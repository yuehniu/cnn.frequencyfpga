==> flow/design.v <==
`timescale 1ns / 1ps
module control_pe #(
    parameter INDXLEN = 6,
    parameter PARAKRN = 64
)(
    input clk,
    input rstn,
    input start,  
    output reg [INDXLEN-1 : 0] raddr_inbuf,
    output reg [INDXLEN-1 : 0] raddr_index,
    output reg inready,  
    output reg krnready,  
    input mulvalid,  
    input [12-1 : 0] offsetaddrpsumin,
    output reg [12-1 : 0] offsetaddrpsumout,
    output reg rdfifo,  
    output reg outready,
    output reg done
);
    localparam IDLE = 3'b000;
    localparam READINIT = 3'b001;  
    localparam READDATA = 3'b010;  
    localparam OPMUL = 3'b011;  
    localparam READPSUM = 3'b100;  
    localparam OPADD = 3'b101;  
    localparam WRITE = 3'b110;  
    reg [3-1 : 0] _state_;
    reg [INDXLEN-1 : 0] _wr_cnt_;
    reg [INDXLEN-1 : 0] _rd_cnt_;
    reg _inready_, _inready2_, _krnready_, _krnready2_;
    always @(posedge clk or negedge rstn) begin
        if (~rstn) begin
            _state_ <= IDLE;
            _wr_cnt_    <= 'bx;
            _rd_cnt_    <= 'bx;
            raddr_inbuf <= 'bx;
            raddr_index <= 'bx;
            _inready_   <= 1'bx;
            _krnready_  <= 1'bx;
            rdfifo      <= 1'b0;
            outready    <= 1'b0;
            done        <= 1'b0;
            offsetaddrpsumout <= 'bx;
        end
        else begin
            case(_state_)
                IDLE: begin
                    if (start) begin
                        _state_ <= READINIT;
                    end
                    _wr_cnt_    <= {INDXLEN{1'b0}};
                    _rd_cnt_    <= {INDXLEN{1'b0}};
                    raddr_inbuf <= 'b0;
                    raddr_index <= 'b0;
                    _inready_   <= 1'b0;
                    _krnready_  <= 1'b0;
                    rdfifo      <= 1'b0;
                    outready    <= 1'b0;
                    done        <= 1'b0;
                end
                READINIT: begin
                    _state_ <= READDATA;
                    raddr_index <= raddr_index + 1;
                end
                READDATA: begin
                    _state_ <= OPMUL;
                    raddr_index <= raddr_index + 1;
                    raddr_inbuf <= raddr_inbuf + 1;
                end
                OPMUL: begin
                    if (mulvalid) begin
                        _state_ <= OPADD;
                        rdfifo <= 1'b1;
                    end
                    else begin
                        _state_ <= OPMUL;
                        rdfifo <= 1'b0;
                    end
                    _inready_  <= 1'b1;
                    _krnready_ <= 1'b1;
                    _rd_cnt_   <= _rd_cnt_ + 1;
                    raddr_index <= raddr_index + 1;
                    raddr_inbuf <= raddr_inbuf + 1;
                end
                OPADD: begin
                    _state_ <= WRITE;
                    _inready_  <= 1'b1;
                    _krnready_ <= 1'b1;
                    _rd_cnt_ <= _rd_cnt_ + 1;
                    raddr_index <= raddr_index + 1;
                    raddr_inbuf <= raddr_inbuf + 1;
                    offsetaddrpsumout <= offsetaddrpsumin;
                end
                WRITE: begin
                    if (_wr_cnt_ == 15) begin
                        _state_ <= IDLE;
                        done <= 1'b1;
                    end
                    else begin
                        _state_ <= WRITE;
                        _wr_cnt_ <= _wr_cnt_ + 1;
                    end
                    outready <= 1'b1;
                    if (raddr_index != 16) begin
                        raddr_index <= raddr_index + 1;
                    end
                    if (raddr_inbuf != 16) begin
                        raddr_inbuf <= raddr_inbuf + 1;
                    end
                    if (_rd_cnt_ == 16) begin
                        _inready_  <= 1'b0;
                        _krnready_ <= 1'b0;
                    end
                    else begin
                        _inready_  <= 1'b1;
                        _krnready_ <= 1'b1;
                        _rd_cnt_   <= _rd_cnt_ + 1;
                    end
                end
                default: begin
                    _state_ <= IDLE;
                end
            endcase
        end
    end
    always @(posedge clk or negedge rstn) begin
        if (~rstn) begin
            inready  <= 1'b0;
            krnready <= 1'b0;
        end
        else begin
            _inready2_  <= _inready_;
            _krnready2_ <= _krnready_;
            inready     <= _inready2_;
            krnready    <= _krnready2_;
        end
    end
endmodule
-- Step by step through the tools: control_pe
Tool output for the design above, in the order of the flow.
Lines are those of the file above, counted from 1.
Operators carry their Yosys type and port widths (W data, S select, Z words).
Library cell names are shortened.
A cell with -- has no value.
- top module: control_pe
- clock input: clk
- standard-cell library: sky130hd
- corner: tt_025C_1v80

-- Elaborated design
Source: Yosys, flattened and elaborated, memories not mapped. Widths are those after wreduce. Registers that Yosys merges into a memory's read port (data or address) are not register bits. Print and check cells do not count. Equal cells are merged and count once.
- flip-flop bits (word level): 45
- input port bits: 16
- noted output and inout bits: 29
- elaborated cells: 64
- $add $sub $neg at 4
- equal/unequal tests: 15
- multiplexer cells: 19
- reductions and logical operators at 14
- operators by type and width (kind ; count):
    $pmux W6 S3 ; 3
    $add A6 B1 Y6 const B ; 4
    $mux W6 ; 4
    $pmux W3 S6 ; 1
    $ne A2 B2 Y1 const B ; 6
    $ne A6 B5 Y1 const B ; 2
    $pmux W6 S2 ; 1
    $reduce_and A2 Y1 ; 5
    $reduce_bool A3 Y1 ; 3
    $mux W3 ; 3
    $eq A3 B2 Y1 const B ; 2
    $eq A3 B3 Y1 const B ; 2
    $eq A6 B4 Y1 const B ; 1
    $eq A6 B5 Y1 const B ; 1
    $pmux W1 S2 ; 3
    $reduce_bool A2 Y1 ; 2
    $reduce_or A4 Y1 ; 1
    $eq A3 B1 Y1 const B ; 1
    $logic_not A3 Y1 ; 1
    $reduce_or A3 Y1 ; 1
    $pmux W1 S3 ; 1
    $mux W1 ; 3
    $reduce_or A2 Y1 ; 1

-- Depth
Depth = most cells in a row (Yosys ltp): at word level without a register or memory, in the mapped netlist without a sequential cell, where the memories' decode and read muxes count.
- noted depth in word-level cells: 4
- noted ABC_AREA: 0
- noted mapped depth: 6
- gate-level depth less buffers at 6

-- Mapped cells and area
Yosys stat after the flow's synthesis: flattened, memories mapped to cells. It holds for the ABC_AREA given above (unset counts as 0); a run with the other value may have another netlist.
The area totals of this step are shown rounded.
- standard cells after synthesis: 199
- chip area (Yosys): 2215 um2
- area of sequential cells: 1207 um2
- flip-flops at 48
- buffers at 6
- cell types (cell ; count ; total area (um2)):
    dfrtp_1 ; 46 ; 1.15E+03
    mux2_2 ; 13 ; 146.39
    o21ai_0 ; 20 ; 100.096
    ha_1 ; 7 ; 87.584
    a21o_1 ; 7 ; 52.55
    inv_1 ; 13 ; 48.797
    nand3_1 ; 9 ; 45.043
    xor2_1 ; 5 ; 43.792
    a21oi_1 ; 8 ; 40.038
    nand2_1 ; 9 ; 33.782
    nor2_1 ; 9 ; 33.782
    edfxtp_1 ; 1 ; 30.029
    dfstp_2 ; 1 ; 26.275
    a31oi_1 ; 4 ; 25.024
    and3_1 ; 4 ; 25.024
    o22ai_1 ; 4 ; 25.024
    nand2b_1 ; 3 ; 18.768
    o41ai_1 ; 2 ; 17.517
Not listed: further types 26, cells in them 34.

-- Timing after synthesis
OpenSTA on the mapped netlist: ideal clock, no wires. The path of least setup slack (recovery checks aside). Input and output delay are each 20% of the period. Register names are those of the netlist, which keeps one name where synthesis merged equal registers.
- kind: reg-to-reg
- from: register _state_
- to: register raddr_index[1]
- period at 1850 ps
- noted setup time: 65 ps
- launch time at the first pin at 0 ps
- data arrival time at 1534 ps
- data required time: 1785 ps
- slack at 251 ps
- path delay at 1599 ps
- noted stages: 6
- noted buffers on the path: 1
- period reached after synthesis: 1599 ps
"path delay" = arrival - input delay + setup time.
"stages" counts driving pins, that of a launching flip-flop among them; a cell with two outputs on the path counts twice.
"period reached after synthesis" is the clock period less the worst setup slack; recovery checks do not enter. This is arithmetic on one report: input and output delays are still those of the set period (20% each).
An end named without its bit number is one bit of that signal or, where synthesis recoded a state register, one of its new flip-flops.
Between the ends stands the longest chain of elaborated cells between them, by number of cells; it is not shown to be the way that was timed. Of several equally long chains one is given.
A line is the first line of the expression or statement that the cell stems from. Yosys adds cells for indexed reads and writes and turns some case tables into memories.
At most two assigning lines are given for a register; there are more.
- cell sequence: dfrtp_1 -> buf_6 -> or4_4 -> or3_4 -> a21oi_2 -> a31o_1
- cells in the longest elaborated chain: 4
- elaborated cells on any way between the ends: 11
- noted source lines of those cells: 1
- classes of those cells: 6 x eq/ne; 1 x mux; 4 x reduce/logical
- RTL lines, path after synthesis (item ; RTL line ; text):
    from (decl) ; 27 ; reg [3-1 : 0] _state_;
    from (assign) ; 33 ; _state_ <= IDLE;
    from (assign) ; 49 ; _state_ <= READINIT;
    $eq A3 B3 Y1 ; 46 ; case(_state_)
    $reduce_or A4 Y1 ; -- ;
    $reduce_bool A3 Y1 ; -- ;
    $reduce_and A2 Y1 ; -- ;
    to (assign) ; 63 ; raddr_index <= raddr_index + 1;
    to (assign) ; 67 ; raddr_index <= raddr_index + 1;
    to (decl) ; 10 ; output reg [INDXLEN-1 : 0] raddr_index,

-- Timing after layout
Path of least setup slack in the final report of job 2 (OpenROAD, finished layout, wires in). Where an end is a register, its clock arrival counts in the times.
The report prints the path's times to 10 ps; the period is as set.
- kind: reg-to-reg
- from: register _state_
- to: register raddr_index[1]
- period at 2190 ps
- noted setup time: 50 ps
- launch time at the first pin at 310 ps
- data arrival time at 2070 ps
- data required time: 2440 ps
- slack at 370 ps
- noted stages: 5
- noted buffers on the path: 0
An end named without its bit number is one bit of that signal or, where synthesis recoded a state register, one of its new flip-flops.
At most two assigning lines are given for a register; there are more.
- cell sequence: dfrtp_1 -> or4_4 -> or3_4 -> a21oi_2 -> a31o_1
- RTL lines, path post-layout (item ; RTL line ; text):
    from (decl) ; 27 ; reg [3-1 : 0] _state_;
    from (assign) ; 33 ; _state_ <= IDLE;
    from (assign) ; 49 ; _state_ <= READINIT;
    to (assign) ; 63 ; raddr_index <= raddr_index + 1;
    to (assign) ; 67 ; raddr_index <= raddr_index + 1;
    to (decl) ; 10 ; output reg [INDXLEN-1 : 0] raddr_index,
Chain of elaborated cells between the ends: none given.

--- measured runs ---
Module control_pe, platform sky130hd: 2 stored runs of the flow (Yosys, OpenROAD) with differing settings, in no particular order. Input and output delays are each 20% of the period that was set; the output load is 0.01 pF.
By "clock period achieved" is meant the clock period of the run minus its worst setup slack. This is arithmetic on one report: input and output delays are still those of the set period (20% each).
"worst setup path time" means the part of the period allowed to the worst setup path (the constraints hold back 20% at inputs and 20% at outputs) less its slack; where the path has registers, the arrival times of their clocks count too.
"total power after layout" rests on the timing tool's default activity at the inputs, not on a simulated workload.
"worst setup path time" is known to 10 ps.
Measured values are rounded.

Job 1

==> flow/run.sh <==
#!/bin/bash
# the make line also repeats the synthesis and layout settings of config.mk as NAME=value (left out here)
make -C /OpenROAD-flow-scripts/flow DESIGN_CONFIG=/design/flow/config.mk WORK_HOME=/design/flow/orfs CLKGATE_MAP_FILE= finish
==> flow/config.mk <==
export PLATFORM = sky130hd
export DESIGN_NAME = control_pe
export DESIGN_NICKNAME = control_pe
export VERILOG_FILES = /design/flow/design.v
export SDC_FILE = /design/flow/constraint.sdc
export NUM_CORES = 4
export LEC_CHECK = 0
export ABC_AREA = 1
export CAP_MARGIN = 20
export CELL_PAD_IN_SITES_GLOBAL_PLACEMENT = 1
export CORE_MARGIN = 5
export CORE_UTILIZATION = 61
export CTS_CLUSTER_SIZE = 89
export HOLD_SLACK_MARGIN = 0.03
export MAX_ROUTING_LAYER = met5
export MIN_ROUTING_LAYER = met1
export PLACE_DENSITY_LB_ADDON = 0.21
export SETUP_SLACK_MARGIN = 0.21
export SLEW_MARGIN = 20
==> flow/constraint.sdc <==
create_clock -name core_clock -period 2.68 [get_ports {clk}]
set_input_delay 0.5360 -clock core_clock [delete_from_list [all_inputs] [get_ports {clk}]]
set_output_delay 0.5360 -clock core_clock [all_outputs]
set_load 0.01 [all_outputs]

Job 1: no final report: placement broke off with FLW-0024.

Job 2

==> flow/run.sh <==
#!/bin/bash
# the make line also repeats the synthesis and layout settings of config.mk as NAME=value (left out here)
make -C /OpenROAD-flow-scripts/flow DESIGN_CONFIG=/design/flow/config.mk WORK_HOME=/design/flow/orfs CLKGATE_MAP_FILE= finish
==> flow/config.mk <==
export PLATFORM = sky130hd
export DESIGN_NAME = control_pe
export DESIGN_NICKNAME = control_pe
export VERILOG_FILES = /design/flow/design.v
export SDC_FILE = /design/flow/constraint.sdc
export NUM_CORES = 4
export LEC_CHECK = 0
export CAP_MARGIN = 10
export CELL_PAD_IN_SITES_GLOBAL_PLACEMENT = 0
export CORE_ASPECT_RATIO = 1.68
export CORE_MARGIN = 5
export CORE_UTILIZATION = 34
export GPL_ROUTABILITY_DRIVEN = 0
export MAX_ROUTING_LAYER = met4
export MIN_ROUTING_LAYER = met1
export PLACE_DENSITY = 0.74
export SETUP_SLACK_MARGIN = -0.22
export SLEW_MARGIN = 20
export TNS_END_PERCENT = 100
==> flow/constraint.sdc <==
create_clock -name core_clock -period 2.19 [get_ports {clk}]
set_input_delay 0.4380 -clock core_clock [delete_from_list [all_inputs] [get_ports {clk}]]
set_output_delay 0.4380 -clock core_clock [all_outputs]
set_load 0.01 [all_outputs]

Measured in job 2:
- noted the total power after layout: 3.809 mW
- noted the standard-cell area after layout: 2,892 um2
- post-layout utilization at 45.0%
- worst setup path time at 1,820 ps
- type of the worst setup path: reg-to-reg
- total die area: 8,282 um2
- worst setup slack after layout: 366 ps
- total negative slack: 0 ps
- clock period achieved at 1,824 ps
- mapped cell area after synthesis at 2,215 um2
--- end ---
