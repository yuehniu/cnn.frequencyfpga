==> flow/design.v <==
`timescale 1ns / 1ps
module control_conv(
	input clk,
	input rstn,
	input procin,  
	input invalid,
	input inlast,
	input innoneed,  
	output reg inready,
	input prockrnl,  
	input krnlvalid,
	input krnllast,
	input krnlnoneed,  
	output reg krnlready,
	input procindx,  
	input indxvalid,
	input indxlast,
	input indxnoneed,  
	output reg indxready,
	output reg readynext,  
	input fftvalid,
	input replicaready,
	input convdone,
	output reg convstart,
	input offsetaddrpsumin,
	output reg [12-1 : 0] offsetaddrpsumout
);
	localparam IDLE     = 4'b0000;
	localparam PROCKRNL = 4'b0001;
	localparam PROCINDX = 4'b0010;
	localparam PROCINPT = 4'b0011;
	localparam PROCCONV = 4'b0100;
	localparam PROCIFFT = 4'b0101;
	localparam WAIT     = 4'b0111;
	reg [4-1 : 0] __state__;
	reg [4-1 : 0] _cnt_fft_;
	reg _rd_krnl_done_, _rd_indx_done_, _rd_inpt_done_;
	reg _proc_fft_done_;
	always @(posedge clk or negedge rstn) begin
		if (~rstn) begin
			inready    <= 1'b0;
			krnlready  <= 1'b0;
			indxready  <= 1'b0;
			convstart  <= 1'b0;
			readynext  <= 1'b0;
			offsetaddrpsumout <= 12'dx;
		end
		else begin
			case (__state__)
				IDLE: begin
					inready           <= 1'b0;
					krnlready         <= 1'b0;
					indxready         <= 1'b0;
					convstart         <= 1'b0;
					readynext         <= 1'b0;
					offsetaddrpsumout <= 12'dx;
					_rd_krnl_done_    <= 1'b0;
					_rd_indx_done_    <= 1'b0;
					_rd_inpt_done_    <= 1'b0;
					if (procin) begin
						__state__ <= PROCINPT;
						inready <= 1'b1;
					end
					else if(prockrnl) begin
						__state__ <= PROCKRNL;
						krnlready <= 1'b1;
					end
					else if (procindx) begin
						__state__ <= PROCINDX;
						indxready <= 1'b1;
					end
					else begin
						__state__ <= IDLE;
					end
				end
				PROCKRNL: begin
					if (krnllast) begin
						__state__ <= WAIT;
						krnlready      <= 1'b0;
						_rd_krnl_done_ <= 1'b1;
					end
				end
				PROCINDX: begin
					if (indxlast) begin
						__state__ <= WAIT;
						indxready      <= 1'b0;
						_rd_indx_done_ <= 1'b1;
					end
				end
				PROCINPT: begin
					if (inlast) begin
						__state__ <= WAIT;
						inready        <= 1'b0;
						_rd_inpt_done_ <= 1'b1;
					end
				end
				PROCCONV: begin
					if (convdone) begin
						__state__ <= IDLE;
						readynext <= 1'b1;
					end
					convstart <= 1'b0;	
				end
				WAIT: begin
					if ((_rd_inpt_done_ && _proc_fft_done_ && replicaready) || 
						innoneed && 
						(_rd_indx_done_ || indxnoneed) &&
						(_rd_krnl_done_ || krnlnoneed) ) begin
						__state__ <= PROCCONV;
						convstart <= 1'b1;
						offsetaddrpsumout <= offsetaddrpsumin;
						_rd_inpt_done_ <= 1'b0;
						_rd_indx_done_ <= 1'b0;
						_rd_krnl_done_ <= 1'b0;
					end
					else begin
						if (procin) begin
							__state__ <= PROCINPT;
								inready <= 1'b1;
							end
							else if(prockrnl) begin
								__state__ <= PROCKRNL;
								krnlready <= 1'b1;
							end
							else if (procindx) begin
								__state__ <= PROCINDX;
								indxready <= 1'b1;
						end
					end
				end
				default: begin
					__state__ <= IDLE;	
				end
			endcase
		end
	end
	always @(posedge clk or negedge rstn) begin
		if (~rstn) begin
			_cnt_fft_       <= 4'd0;
			_proc_fft_done_ <= 1'b0;
		end
		else begin
			if (fftvalid) begin
				_cnt_fft_ <= _cnt_fft_ + 1;
				if (_cnt_fft_ == 4'd7) begin
					_proc_fft_done_ <= 1'b1;
				end
			end
			if (convstart) begin
				_cnt_fft_       <= 4'd0;
				_proc_fft_done_ <= 1'b0;
			end
		end
	end
endmodule
Reports on control_conv --
The steps from the RTL of control_conv to its reports follow in flow order. Line numbers count from 1 in the design file above. Library cell names are shortened. Not given: -
Inputs: top module control_conv, clock input clk, cell library sky130hd, corner tt_025C_1v80

Elaborated design --
Source: Yosys, flattened and elaborated, memories not mapped. Widths are those after wreduce. Registers that Yosys merges into a memory's read port (data or address) are not register bits. Print and check cells do not count.
Word-level totals: flip-flop bits (word level) 29, cells after elaboration 110
Operators by class: add/sub/neg operators 1, eq/ne operators 18, mux-type cells 51, reduce/logical cells 28
Operators with widths (number):
- 2-to-1 mux 4 bit | 10
- 2-to-1 mux 1 bit | 27
- case mux 4 bit (select 6 bit) | 1
- 2-to-1 mux 12 bit | 2
- != test 2 bit with constant B | 11
- case mux 1 bit (select 3 bit) | 6
- AND reduction 4 bit | 4
- equality test 4 x 3 -> 1 bit with constant B | 3
- AND reduction 6 bit | 2
- nonzero test 2 bit | 5
- nonzero test 3 bit | 3
- AND reduction 2 bit | 4
- equality test 4 x 2 -> 1 bit with constant B | 2
- 2-to-1 mux 2 bit | 3
- != test 5 bit with constant B | 1
- AND reduction 5 bit | 1
- logical AND 1 bit | 4
- adder 4 x 1 -> 4 bit with constant B | 1
- equality test 4 x 1 -> 1 bit with constant B | 1
- zero test 4 bit | 1
- case mux 1 bit (select 2 bit) | 2
- logical OR 1 bit | 3
- OR reduction 2 bit | 1

Depth --
Depth = most cells in a row (Yosys ltp): at word level without a register or memory, in the mapped netlist without a sequential cell, where the memories' decode and read muxes count.
Depth: word-level depth 6, ABC_AREA 0, depth in mapped cells 5, mapped depth without buffers 4

After synthesis --
Yosys stat after the flow's synthesis: flattened, memories mapped to cells. It holds for the ABC_AREA given above (unset counts as 0); a run with the other value may have another netlist. Totals and module areas in this step are rounded.
Cell types:
- dfrtp_1 | number 11, area in all 275.264 sq um
- dfxtp_1 | number 6, area in all 120.115 sq um
- edfxtp_1 | number 3, area in all 90.086 sq um
- buf_4 | number 11, area in all 82.579 sq um
- nand2_1 | number 17, area in all 63.811 sq um
- o21ai_0 | number 10, area in all 50.048 sq um
- nor2_1 | number 11, area in all 41.29 sq um
- mux2i_1 | number 4, area in all 40.038 sq um
- xnor2_1 | number 2, area in all 17.517 sq um
- a41oi_2 | number 1, area in all 16.266 sq um
- a21oi_1 | number 3, area in all 15.014 sq um
- and3_2 | number 2, area in all 15.014 sq um
- inv_1 | number 4, area in all 15.014 sq um
- mux2_4 | number 1, area in all 15.014 sq um
- o31ai_1 | number 2, area in all 15.014 sq um
- ha_1 | number 1, area in all 12.512 sq um
- nand4_1 | number 2, area in all 12.512 sq um
- buf_6 | number 1, area in all 11.261 sq um
Other cell types: 16; their cells: 17.
Mapped netlist: cells in the netlist 109, mapped area 1040 sq um, sequential area 485.5 sq um, flip-flop cells 20, buffer cells 13

Path before layout --
Source: OpenSTA report_checks on the synthesized netlist (no wires, ideal clock, input and output delay 20% of the period each), path of least setup slack; recovery checks are left aside. Register names are those of the netlist, which keeps one name where synthesis merged equal registers.
Path after synthesis: path kind reg-to-reg, from reg __state__, to reg _rd_indx_done_, clock period 1610 ps, data arrival time 1138 ps, data required time 1367 ps, path slack 229 ps, delay of the path 1381 ps, stages 5, synthesis period reached 1381 ps
"delay of the path" is the arrival time less input delay plus setup time. "stages" counts driving pins, that of a launching flip-flop among them; a cell with two outputs on the path counts twice. "synthesis period reached" is the clock period less the worst setup slack; recovery checks do not enter. This is arithmetic on one report: input and output delays are still those of the set period (20% each). Where an end lacks its bit number, it is one bit of the signal, or one of the new flip-flops if synthesis recoded a state register. Between the ends stands the longest chain of elaborated cells between them, by number of cells; it is not shown to be the way that was timed. Of several equally long chains one is given. A line is the first line of the expression or statement that the cell stems from. Yosys adds cells for indexed reads and writes and turns some case tables into memories. A register here has more assigning lines than the two given. The path ends at the enable pin of a flip-flop; only ways to that pin are counted.
Between the ends, after synthesis: cell sequence dfxtp_1 buf_6 or2_4 mux2_4 and3_2, length of the longest elaborated chain 3, elaborated cells on any way between the ends 7, source lines of those cells 1
Ends and longest elaborated chain, after synthesis:
- from (decl) | RTL line 35 | reg [4-1 : 0] __state__;
- from (assign) | RTL line 61 | __state__ <= PROCINPT;
- from (assign) | RTL line 65 | __state__ <= PROCKRNL;
- equality test 4 x 2 -> 1 bit | RTL line 49 | case (__state__)
- nonzero test 3 bit
- AND reduction 4 bit
- to (assign) | RTL line 58 | _rd_indx_done_ <= 1'b0;
- to (assign) | RTL line 87 | _rd_indx_done_ <= 1'b1;
- to (decl) | RTL line 37 | reg _rd_krnl_done_, _rd_indx_done_, _rd_inpt_done_;

Timing after layout --
From the final timing report of entry A: the path of least setup slack in the routed layout; clock arrival at registers is part of the times. The report prints the path's times to 10 ps; the period is as set.
Path after layout: path kind reg-to-reg, from reg _rd_indx_done_, to reg offsetaddrpsumout[0], clock period 1320 ps, data arrival time 1540 ps, data required time 1520 ps, path slack -20 ps, stages 5
Between the ends stands the longest chain of elaborated cells between them, by number of cells; it is not shown to be the way that was timed. Of several equally long chains one is given. A register here has more assigning lines than the two given.
Between the ends, after layout: cell sequence edfxtp_1 o221ai_4 nand3_2 nand2_2 mux2_4, length of the longest elaborated chain 6, elaborated cells on any way between the ends 8, source lines of those cells 4
Ends and longest elaborated chain, after layout:
- from (decl) | RTL line 37 | reg _rd_krnl_done_, _rd_indx_done_, _rd_inpt_done_;
- from (assign) | RTL line 58 | _rd_indx_done_ <= 1'b0;
- from (assign) | RTL line 87 | _rd_indx_done_ <= 1'b1;
- logical OR 1 bit | RTL line 107 | (_rd_indx_done_ || indxnoneed) &&
- logical AND 1 bit x2 | RTL line 106 | innoneed &&
- logical OR 1 bit | RTL line 105 | if ((_rd_inpt_done_ && _proc_fft_done_ && replicaready) ||
- 2-to-1 mux 12 bit | RTL line 105
- 2-to-1 mux 12 bit | RTL line 49 | case (__state__)
- to (assign) | RTL line 46 | offsetaddrpsumout <= 12'dx;
- to (assign) | RTL line 111 | offsetaddrpsumout <= offsetaddrpsumin;
- to (decl) | RTL line 26 | output reg [12-1 : 0] offsetaddrpsumout

Data sheet: physical implementation of control_conv

Record of 2 stored runs of the RTL-to-layout flow on control_conv, platform sky130hd. The runs are unordered. Constraints: input delay and output delay 20% of the set period each, output load 0.01 pF.
"reached clock period" = clock period - worst setup slack. The figure is calculated, with input and output delays left at 20% of the set period.
By "time used up by the worst setup path" is meant the share of the clock period that the worst setup path is allowed (20% is reserved at inputs, 20% at outputs), minus its slack. Clock arrival times at its registers enter into it.
"power consumption": no workload was simulated; the value follows from the tool's default switching activity.
"time used up by the worst setup path" is given in steps of 10 ps.
Values from the reports are rounded here.

* Entry A | settings: period_ns 1.32; CORE_UTILIZATION 48; SETUP_SLACK_MARGIN 0.24; PLACE_DENSITY_LB_ADDON 0.06; HOLD_SLACK_MARGIN -0.02; CORE_ASPECT_RATIO 1.2; CORE_MARGIN 3; GPL_ROUTABILITY_DRIVEN 0; CTS_CLUSTER_SIZE 30; CAP_MARGIN 40; SLEW_MARGIN 20 | results: std-cell area (final layout) 1475 sq um; time used up by the worst setup path 1340 ps; worst setup path kind reg-to-reg; smallest setup slack -21 ps; power consumption 2166 µW; final setup TNS -21 ps; die size 2763 sq um; reached clock period 1341 ps; cell area after synthesis 1040 sq um; utilization after routing 76.2%
* Entry B | settings: period_ns 1.61; CORE_UTILIZATION 21; CAP_MARGIN 20; CORE_MARGIN 2; SLEW_MARGIN 20 | results: time used up by the worst setup path 1200 ps; worst setup path kind reg-to-output; die size 5530 sq um; std-cell area (final layout) 1390 sq um; final setup TNS 0 ps; utilization after routing 29.2%; smallest setup slack 84 ps; cell area after synthesis 1040 sq um; power consumption 1743 µW; reached clock period 1526 ps
